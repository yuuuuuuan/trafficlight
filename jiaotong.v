==> flow/design.v <==
module jiaotong(CLK,RST,Num,SEG1,SEG2,SEG3,SEG4,SEG5,SEG6,MLED,CLED,S,LED6,LED7,LED8,LED9);
	input CLK,RST,S;
	output reg LED6,LED7,LED8,LED9;
	output reg [2:0]MLED,CLED;
	output reg [7:0]Num;
	output reg [6:0]SEG1,SEG2,SEG3,SEG4,SEG5,SEG6;
	reg[3:0] Num1;
	reg[3:0] Num2;
	reg [25:0]cnt;
	reg C;
	reg [2:0]state;
	parameter S1=3'b000,S2=3'b001,S3=3'b010,S4=3'b011;
	initial
		begin
			LED6=0;
			LED7=0;
			LED8=0;
			LED9=0;
			SEG3=7'b1111111;
			SEG4=7'b1111111;
			SEG5=7'b1111111;
			SEG6=7'b1111111;
			Num=8'd60;
			Num2=4'd0;
			Num1=4'd0;
			cnt=26'd0;			
			C=1'b0;
			state=S1;
		end
	always @(posedge CLK)
		begin
			cnt<=cnt+1;
			if(cnt>(9999999))		 
				begin
					cnt<=0;
					C<=1'b1;
				end
			else
				C<=1'b0;
		end
	always @(posedge CLK or negedge RST)
		begin
			if(!RST)
				begin
					state=S1;
					MLED=3'b001;
					CLED=3'b100;
					Num<='d60;
				end
			else				
				begin
					Num<=Num-1;
					case(state)
						S1:
							begin
								if(Num=='d0)
									begin
										if(S==1)
											begin
												state=S2;
												MLED=3'b010;
												CLED=3'b001;
												Num<='d4;
											end										
										else
											begin
												state=S1;
												MLED=3'b001;
												CLED=3'b100;
												Num<='d60;
											end
									end
							end
						S2:
							begin
								if(S==0)
									begin
										state=S4;
										MLED=3'b100;
										CLED=3'b010;
										Num<='d4;
									end
								else
									begin
										if(Num=='d0)
											begin
												state=S3;
												MLED=3'b100;
												CLED=3'b001;
												Num<='d20;
											end
									end
							end
						S3:
							begin
								if(S==0)
									begin
										state=S4;
										MLED=3'b100;
										CLED=3'b010;
										Num<='d4;
									end
								if(Num=='d0)
									begin
										state=S4;
										MLED=3'b100;
										CLED=3'b010;
										Num<='d4;
									end
							end
						S4:
							begin
								if(Num=='d0)
									begin
										state=S1;
										MLED=3'b001;
										CLED=3'b100;
										Num<='d60;
									end
							end
						default:
							begin
								state=S1;
								MLED=3'b001;
								CLED=3'b100;
								Num<='d60;
							end
					endcase
				end
		end
		always @(Num)
			begin
				Num2<=(Num/10%10);
				Num1<=(Num%10);
				case(Num1)
					4'b0000:SEG1<=7'b1000000;
					4'b0001:SEG1<=7'b1111001;
					4'b0010:SEG1<=7'b0100100;
					4'b0011:SEG1<=7'b0110000;
					4'b0100:SEG1<=7'b0011001;
					4'b0101:SEG1<=7'b0010010;
					4'b0110:SEG1<=7'b0000010;
					4'b0111:SEG1<=7'b1111000;
					4'b1000:SEG1<=7'b0000000;
					4'b1001:SEG1<=7'b0010000;
					default:SEG1<=7'b0001110;
				endcase
				case(Num2)
					4'b0000:SEG2<=7'b1000000;
					4'b0001:SEG2<=7'b1111001;
					4'b0010:SEG2<=7'b0100100;
					4'b0011:SEG2<=7'b0110000;
					4'b0100:SEG2<=7'b0011001;
					4'b0101:SEG2<=7'b0010010;
					4'b0110:SEG2<=7'b0000010;
					4'b0111:SEG2<=7'b1111000;
					4'b1000:SEG2<=7'b0000000;
					4'b1001:SEG2<=7'b0010000;
					default:SEG2<=7'b0001110;
				endcase
			end
endmodule
# Reports on jiaotong
# What the tools print for jiaotong, step after step.
# Line numbers count from 1 in the design file above.
# Cell names lack the library's common part.
# The mark - stands for no value.
# setup
top	jiaotong
clock_port	CLK
lib	sky130hd
pvt_corner	tt_025C_1v80

# Word-level counts
# Yosys after proc, flatten, opt, wreduce and memory -nomap, before mapping. Memory bits, and registers merged into a memory's read port (data or address), are not among the register bits. Print and check cells are not counted. Equal cells are merged and count once.
# Memory sizes are those after Yosys's memory passes, which may raise the word count (mostly to a power of two), join words into wider ones and drop unused or constant bits.
# word_totals
wordCells	50
register_bits	17
mem_count	2
output_inout_bits	60
romBits	224
in_bits	3
# memory_table
name	size	width	rd	wr	line	rtl
(no name shown)	16	7	1	0	135	case(Num1)
(no name shown)	16	7	1	0	148	case(Num2)
# classes
reduce_logical	3
n_eq	7
add_sub_neg	1
muxes	30
n_div	3
# op_table
op	n
remainder unit 32 x 4 -> 32 bit (second input constant)	1
divider 8 x 4 -> 32 bit (second input constant)	1
remainder unit 8 x 4 -> 32 bit (second input constant)	1
two-way mux 3 bit	17
two-way mux 8 bit	6
case mux 3 bit (select 4 bit)	3
case mux 8 bit (select 4 bit)	1
subtractor 8 x 1 -> 8 bit (second input constant)	1
logical NOT 8 bit	1
== test 3 x 2 -> 1 bit (second input constant)	2
inequality test 3 bit (second input constant)	2
two-way mux 6 bit	1
inequality test 2 bit (second input constant)	2
AND reduction 4 bit	1
== test 3 x 1 -> 1 bit (second input constant)	1
logical NOT 3 bit	1
two-way mux 2 bit	1
two-way mux 1 bit	1

# Longest topological paths
# Depth = most cells in a row (Yosys ltp): at word level without a register or memory, in the mapped netlist without a sequential cell, where the memories' decode and read muxes count.
# logic_depth
ltp_word	4
abc_area	0
mapped_depth	24
mapped_depth_nobuf	22

# After synthesis
# Source: synth_stat.txt of the flow (Yosys; design flattened, memories mapped). It holds for the ABC_AREA given above (unset counts as 0); a run with the other value may have another netlist.
# by_type
cell_type	n	area_total_um2
buf_4	35	262.752
dfrtp_1	10	250.24
ha_1	19	237.728
nand2_1	52	195.187
o21ai_0	33	165.158
a21oi_1	31	155.149
dfstp_2	5	131.376
nor2_1	33	123.869
nand3_1	17	85.082
inv_1	16	60.058
clkbuf_1	14	52.55
o31ai_1	7	52.55
xor2_1	6	52.55
a21o_1	6	45.043
nor2b_1	7	43.792
xnor2_1	5	43.792
nor3_1	8	40.038
nand2b_1	6	37.536
# Not listed: further types 55, cells in them 111.
# synth_totals
buf_cells	58
stdcells	421
area_um2	2889.0
seqArea_um2	381.6
ffs	15

# Worst setup path after synthesis
# Path of least setup slack by OpenSTA after synthesis, without wires, with an ideal clock, recovery checks aside; 20% of the period is set as input and as output delay. Where synthesis merged equal registers, the netlist keeps one of their names.
# synth_timing
path_kind	reg-to-output
start	register Num[6]
end	output SEG2[3]
driving_pins	24
delay_ns	4.537
n_path_buf	2
required_ns	9.520
clock_period_ns	11.9
setup_slack_ns	4.983
arrival_time_ns	4.537
t_first_pin_ns	0.000
output_delay_ns	2.380
synth_period_reached_ns	6.917
# "delay_ns" is the arrival time less input delay plus setup time.
# At an output port there is no setup time.
# "driving_pins": output pins that drive a net of the path, with the launching flip-flop's if there is one; two outputs of one cell count as two.
# "synth_period_reached_ns" = period - worst setup slack (recovery checks aside). The figure is calculated, with input and output delays left at 20% of the set period.
# Between the ends stands the longest chain of elaborated cells between them, by number of cells; it is not shown to be the way that was timed. Of several equally long chains one is given.
# Each line given opens the expression or statement behind the cell; cells for indexed reads and writes are added by Yosys, which also makes memories of some case tables.
# A memory read counts as a cell of the chain, while the word-level depth stops at memories.
# At most two assigning lines are given for a register; there are more.
# synth_between
path_cell_list	dfrtp_1 -> buf_2 -> nor2_1 -> inv_1 -> ha_1 -> or3b_1 -> o22ai_1 -> a211oi_1 -> nand2_1 -> clkbuf_1 -> inv_1 -> ha_1 -> inv_1 -> ha_1 -> inv_1 -> a21oi_1 -> a21oi_1 -> o21ai_0 -> o21ai_0 -> o21ai_0 -> a21o_1 -> ha_1 -> inv_1 -> o221ai_1
elab_chain_cells	3
cone_cells	3
lines_between	2
cone_classes	2 x div; 1 x memory
# synth_rtl
item	line	rtl
from (decl)	5	output reg [7:0]Num;
from (assign)	48	Num<='d60;
from (assign)	52	Num<=Num-1;
divider 8 x 4 -> 32 bit	133	Num2<=(Num/10%10);
remainder unit 32 x 4 -> 32 bit	133
memory read (16 x 7 bit)	148	case(Num2)
to (decl)	6	output reg [6:0]SEG1,SEG2,SEG3,SEG4,SEG5,SEG6;

# Path in the finished layout
# Path of least setup slack in the final report of stored run 1 (OpenROAD, finished layout, wires in). Where an end is a register, its clock arrival counts in the times.
# layout_timing
path_kind	reg-to-output
start	register Num[5]
end	output SEG1[5]
clock_period_ns	4.71
driving_pins	22
n_path_buf	3
setup_slack_ns	-0.58
arrival_time_ns	4.35
t_first_pin_ns	0.25
required_ns	3.77
output_delay_ns	0.94
# Between the ends stands the longest chain of elaborated cells between them, by number of cells; it is not shown to be the way that was timed. Of several equally long chains one is given.
# A memory read counts as a cell of the chain, while the word-level depth stops at memories.
# At most two assigning lines are given for a register; there are more.
# layout_between
path_cell_list	dfstp_2 -> nor2_4 -> inv_2 -> ha_4 -> nand3b_4 -> and3_4 -> or2_4 -> a222oi_1 -> buf_4 -> a211oi_4 -> buf_6 -> or2_4 -> o211a_1 -> nand2_2 -> inv_4 -> xnor2_4 -> inv_2 -> ha_4 -> or3_4 -> a221oi_2 -> or3_1 -> buf_2
elab_chain_cells	2
cone_cells	2
lines_between	2
cone_classes	1 x div; 1 x memory
# layout_rtl
item	line	rtl
from (decl)	5	output reg [7:0]Num;
from (assign)	48	Num<='d60;
from (assign)	52	Num<=Num-1;
remainder unit 8 x 4 -> 32 bit	134	Num1<=(Num%10);
memory read (16 x 7 bit)	135	case(Num1)
to (decl)	6	output reg [6:0]SEG1,SEG2,SEG3,SEG4,SEG5,SEG6;

# 2 stored runs of jiaotong in the flow (synthesis by Yosys, layout by OpenROAD, sky130hd cells), in arbitrary order. Constraints: input delay and output delay 20% of the set period each, output load 0.01 pF.
# "worst_path_time_ns" = time allowed to the worst setup path (clock period - input delay - output delay, where it has them) - its slack; a late launch clock adds to it, a late capture clock takes from it.
# Among the settings, . means not set for that run.
# Results: . = not shown.
name,stored run 1,stored run 2
period_ns,4.71,5.26
CAP_MARGIN,20,20
CORE_MARGIN,2,2
CORE_UTILIZATION,40,53
SLEW_MARGIN,20,15
SETUP_SLACK_MARGIN,.,0.96
PLACE_DENSITY_LB_ADDON,.,0.26
HOLD_SLACK_MARGIN,.,0.08
CELL_PAD_IN_SITES_DETAIL_PLACEMENT,.,1
GPL_TIMING_DRIVEN,.,1
GPL_ROUTABILITY_DRIVEN,.,0
CTS_CLUSTER_SIZE,.,43
CTS_CLUSTER_DIAMETER,.,153
MIN_ROUTING_LAYER,.,met1
final_util_pct,65.2,.
worst_path_time_ns,4.35,.
path_kind,reg-to-output,.
synthArea_um2,2889.0,.
setup_worst_slack_ns,-0.580,.
design_die_area_um2,7918.3,.
tns_setup_ns,-5.122,.
ws_hold_ns,0.482,.
# Stored run 2: not finished: placement ended with error DPL-0033
